==> flow/design.v <==
`timescale 1ns / 1ps
module Hex_Keypad_Encoder(
    input [3:0] Row,
    input S_Row,
    input clock,
    input reset,
    output reg [3:0] Code,
    output Valid,
    output reg [3:0] Col
    );
    reg [5: 0] state, next_state;
    parameter S_0 = 6'b000001, S_1 = 6'b000010, S_2 = 6'b000100;
    parameter S_3 = 6'b001000, S_4 = 6'b010000, S_5 = 6'b100000;
    assign Valid = ((state == S_1) || (state == S_2) || (state == S_3) || (state == S_4)) && Row;
    always @ (Row or Col)
    case ({Row, Col})
        8'b0001_0001: Code = 0; 
        8'b0001_0010: Code = 1;
        8'b0001_0100: Code = 2; 
        8'b0001_1000: Code = 3;
        8'b0010_0001: Code = 4; 
        8'b0010_0010: Code = 5;
        8'b0010_0100: Code = 6;
        8'b0010_1000: Code = 7;
        8'b0100_0001: Code = 8;
        8'b0100_0010: Code = 9;
        8'b0100_0100: Code = 10;         
        8'b0100_1000: Code = 11;         
        8'b1000_0001: Code = 12;         
        8'b1000_0010: Code = 13;         
        8'b1000_0100: Code = 14;         
        8'b1000_1000: Code = 15;         
        default: Code = 0;                      
    endcase
    always @(posedge clock or posedge reset)
    if (reset) state <= S_0;
    else state <= next_state;
    always@ (state or S_Row or Row)                  
    begin next_state = state; Col = 0;
    case (state)
        S_0: begin Col = 15; if (S_Row) next_state =S_1; end
        S_1: begin Col = 1; if (Row) next_state = S_5; else next_state = S_2; end
        S_2: begin Col = 2; if (Row) next_state = S_5; else next_state = S_3; end
        S_3: begin Col = 4; if (Row) next_state = S_5; else next_state= S_4; end
        S_4: begin Col = 8; if (Row) next_state = S_5; else next_state = S_0; end
        S_5: begin Col = 15; if (Row ==0) next_state = S_0; end
    endcase
    end
endmodule
==> Reports on Hex_Keypad_Encoder <==
What the tools print for Hex_Keypad_Encoder, step after step.
Lines are those of the file above, counted from 1.
Library cell names are shortened.
{ "inputs": {"design": "Hex_Keypad_Encoder", "clock_port": "clock", "cell_library": "sky130hd", "pvt_corner": "tt_025C_1v80"} }

==> Elaborated design <==
Source: Yosys, flattened and elaborated, memories not mapped. Widths are those after wreduce. Registers that Yosys merges into a memory's read port (data or address) are not register bits. Print and check cells do not count. Equal cells are merged and count once.
{ "word_totals": {"latchBits": 0, "clocked_rd_ports_x_width": 0, "input_bits": 7, "memories": 0, "mem_bits_rw": 0, "romBits": 0, "regBits": 6, "output_inout_bits": 9, "word_cells": 42} }
{ "op_classes": {"n_addsub": 0, "bitwise": 0, "shift": 0, "mul": 0, "mux": 9, "equal": 23, "div_mod_pow": 0, "compare": 0, "reduce_and_logical": 9} }
{ "op_table": {"columns": ["operator", "count"], "rows": [
  ["case mux 4 bit (select 15 bit)", 1],
  ["case mux 6 bit (select 6 bit)", 1],
  ["two-way mux 6 bit", 6],
  ["equality test 8 x 6 -> 1 bit with constant B", 4],
  ["equality test 8 x 7 -> 1 bit with constant B", 4],
  ["equality test 8 bit with constant B", 4],
  ["equality test 8 x 5 -> 1 bit with constant B", 3],
  ["case mux 4 bit (select 5 bit)", 1],
  ["equality test 6 x 1 -> 1 bit with constant B", 1],
  ["equality test 6 x 2 -> 1 bit with constant B", 1],
  ["equality test 6 x 3 -> 1 bit with constant B", 1],
  ["equality test 6 x 4 -> 1 bit with constant B", 1],
  ["equality test 6 x 5 -> 1 bit with constant B", 1],
  ["equality test 6 bit with constant B", 1],
  ["nonzero test 6 bit", 1],
  ["logical AND 1 x 4 -> 1 bit", 1],
  ["!= test 2 bit with constant B", 2],
  ["zero test 4 bit", 1],
  ["nonzero test 4 bit", 1],
  ["logical OR 1 bit", 3],
  ["AND reduction 3 bit", 1],
  ["OR reduction 2 bit", 1]
]} }

==> Depth <==
Depth = most cells in a row (Yosys ltp): at word level without a register or memory, in the mapped netlist without a sequential cell, where the memories' decode and read muxes count.
{ "logic_depth": {"depth_word": 5, "ABC_AREA": 0, "mapped_depth": 4, "depth_no_buf": 3} }

==> After synthesis <==
The flow's flattened synthesis, as Yosys stat reports it; memories are mapped. The netlist is that of the ABC_AREA named above (0 if unset); the other value can give another one.
{ "mapped": {"synth_area_mm2": 0.0004041, "seq_area_mm2": 0.0001514, "n_buf": 3, "cell_count": 45, "ff_cells": 6} }
{ "types": {"columns": ["type", "count", "area_total_um2"], "rows": [
  ["dfrtp_1", 5, 125.12],
  ["nor4b_1", 4, 35.034],
  ["dfstp_2", 1, 26.275],
  ["xnor2_1", 3, 26.275],
  ["and2_1", 4, 25.024],
  ["or3_1", 4, 25.024],
  ["nor4_1", 3, 18.768],
  ["xor2_1", 2, 17.517],
  ["a211oi_1", 2, 15.014],
  ["buf_2", 3, 15.014],
  ["nor2_1", 4, 15.014],
  ["or4_1", 2, 15.014],
  ["nor4_2", 1, 12.512],
  ["o21ai_0", 2, 10.01],
  ["inv_1", 2, 7.507],
  ["nor2b_1", 1, 6.256],
  ["nor3_1", 1, 5.005],
  ["nand2_1", 1, 3.754]
]} }

==> Worst setup path after synthesis <==
Path of least setup slack by OpenSTA after synthesis, without wires, with an ideal clock, recovery checks aside; 20% of the period is set as input and as output delay. Where synthesis merged equal registers, the netlist keeps one of their names.
{ "synth_timing": {"path_type": "register to output", "start": "register state", "end": "output Code[0]", "setup_slack_ns": 0.291, "path_stages": 3, "t_arrival_ns": 1.301, "output_delay_ns": 0.398, "period_ns": 1.99, "required_ns": 1.592, "t_first_pin_ns": 0.000, "path_buffers": 0, "path_delay_ns": 1.301, "period_less_setup_slack_ns": 1.699} }
"path_delay_ns" = arrival - input delay + setup time.
At an output port there is no setup time.
"path_stages": output pins that drive a net of the path, with the launching flip-flop's if there is one; two outputs of one cell count as two.
"period_less_setup_slack_ns" = period - worst setup slack (recovery checks aside). The figure is calculated, with input and output delays left at 20% of the set period.
Where an end lacks its bit number, it is one bit of the signal, or one of the new flip-flops if synthesis recoded a state register.
{ "synth_between": {"path_cell_list": "dfrtp_1 > or3_1 > nor4_1"} }
{ "synth_rtl": {"columns": ["element", "line_no", "text"], "rows": [
  ["start: declaration", 11, "reg [5: 0] state, next_state;"],
  ["start: assignment", 36, "if (reset) state <= S_0;"],
  ["start: assignment", 37, "else state <= next_state;"],
  ["end: declaration", 7, "output reg [3:0] Code,"]
]} }
No chain of elaborated cells between the ends is given.
Nets of the timed path that keep an RTL name, with a line that drives or declares them; the list need not be complete.
{ "synth_nets": {"columns": ["signal", "line_no", "text"], "rows": [
  ["Col[0]", 40, "case (state)"]
]} }

==> Path in the finished layout <==
From the final timing report of run 1: the path of least setup slack in the routed layout; clock arrival at registers is part of the times.
{ "layout_timing": {"path_type": "register to output", "start": "register state", "end": "output Valid", "period_ns": 2.07, "path_buffers": 1, "output_delay_ns": 0.41, "setup_slack_ns": 0.05, "t_first_pin_ns": 0.24, "path_stages": 4, "t_arrival_ns": 1.61, "required_ns": 1.66} }
Where an end lacks its bit number, it is one bit of the signal, or one of the new flip-flops if synthesis recoded a state register.
{ "layout_between": {"path_cell_list": "dfrtp_1 > or4_1 > nor2b_1 > dlygate4sd2_1"} }
{ "layout_rtl": {"columns": ["element", "line_no", "text"], "rows": [
  ["start: declaration", 11, "reg [5: 0] state, next_state;"],
  ["start: assignment", 36, "if (reset) state <= S_0;"],
  ["start: assignment", 37, "else state <= next_state;"],
  ["end: declaration", 8, "output Valid,"]
]} }
No chain of elaborated cells between the ends is given.

Appendix: measured runs

Design Hex_Keypad_Encoder on sky130hd. What follows are 2 stored runs of the flow, each under its own settings; their order means nothing. The constraints put input and output delay at 20% of the set period each and load the outputs with 0.01 pF.
"achieved_period_ns" = clock period - worst setup slack. The figure is calculated, with input and output delays left at 20% of the set period.
"worst_path_ns": the worst setup path's part of the clock period (all of it between registers, 20% less for each end at a port) less its slack. A launch clock that arrives late makes it longer, a capture clock that arrives late makes it shorter.
"final_power_mw" is the tool's figure for a default switching activity; nothing was simulated.

Run 1
==> flow/run.sh <==
#!/bin/bash
# the make line also repeats the synthesis and layout settings of config.mk as NAME=value (left out here)
make -C /OpenROAD-flow-scripts/flow DESIGN_CONFIG=/design/flow/config.mk WORK_HOME=/design/flow/orfs CLKGATE_MAP_FILE= finish
==> flow/config.mk <==
export PLATFORM = sky130hd
export DESIGN_NAME = Hex_Keypad_Encoder
export DESIGN_NICKNAME = Hex_Keypad_Encoder
export VERILOG_FILES = /design/flow/design.v
export SDC_FILE = /design/flow/constraint.sdc
export NUM_CORES = 4
export LEC_CHECK = 0
export CAP_MARGIN = 20
export CORE_MARGIN = 2
export CORE_UTILIZATION = 29
export SLEW_MARGIN = 20
==> flow/constraint.sdc <==
create_clock -name core_clock -period 2.07 [get_ports {clock}]
set_input_delay 0.4140 -clock core_clock [delete_from_list [all_inputs] [get_ports {clock}]]
set_output_delay 0.4140 -clock core_clock [all_outputs]
set_load 0.01 [all_outputs]

==> results of run 1, as JSON <==
{
  "worst_path_ns": 1.61,
  "critical_path_type": "register to output",
  "yosys_chip_area_mm2": 0.0004041,
  "setupTns_ns": 0.000,
  "achieved_period_ns": 2.024,
  "final_power_mw": 0.3660,
  "setup_ws_ns": 0.046,
  "fin_util_pct": 54.6,
  "design_die_area_mm2": 0.0017082,
  "post_route_stdcell_area_mm2": 0.0007107
}

Run 2
==> flow/run.sh <==
#!/bin/bash
# the make line also repeats the synthesis and layout settings of config.mk as NAME=value (left out here)
make -C /OpenROAD-flow-scripts/flow DESIGN_CONFIG=/design/flow/config.mk WORK_HOME=/design/flow/orfs CLKGATE_MAP_FILE= finish
==> flow/config.mk <==
export PLATFORM = sky130hd
export DESIGN_NAME = Hex_Keypad_Encoder
export DESIGN_NICKNAME = Hex_Keypad_Encoder
export VERILOG_FILES = /design/flow/design.v
export SDC_FILE = /design/flow/constraint.sdc
export NUM_CORES = 4
export LEC_CHECK = 0
export CAP_MARGIN = 20
export CORE_ASPECT_RATIO = 0.98
export CORE_MARGIN = 2
export CORE_UTILIZATION = 36
export CTS_CLUSTER_SIZE = 72
export MAX_ROUTING_LAYER = met5
export PLACE_DENSITY_LB_ADDON = 0.2
export SETUP_SLACK_MARGIN = -0.04
export SLEW_MARGIN = 10
==> flow/constraint.sdc <==
create_clock -name core_clock -period 1.67 [get_ports {clock}]
set_input_delay 0.3340 -clock core_clock [delete_from_list [all_inputs] [get_ports {clock}]]
set_output_delay 0.3340 -clock core_clock [all_outputs]
set_load 0.01 [all_outputs]

==> results of run 2, as JSON <==
{
  "worst_path_ns": 1.60,
  "critical_path_type": "register to output",
  "yosys_chip_area_mm2": 0.0004041,
  "setupTns_ns": -1.264,
  "achieved_period_ns": 1.936,
  "final_power_mw": 0.5220,
  "setup_ws_ns": -0.266,
  "fin_util_pct": 78.7,
  "design_die_area_mm2": 0.0014067,
  "post_route_stdcell_area_mm2": 0.0007795
}
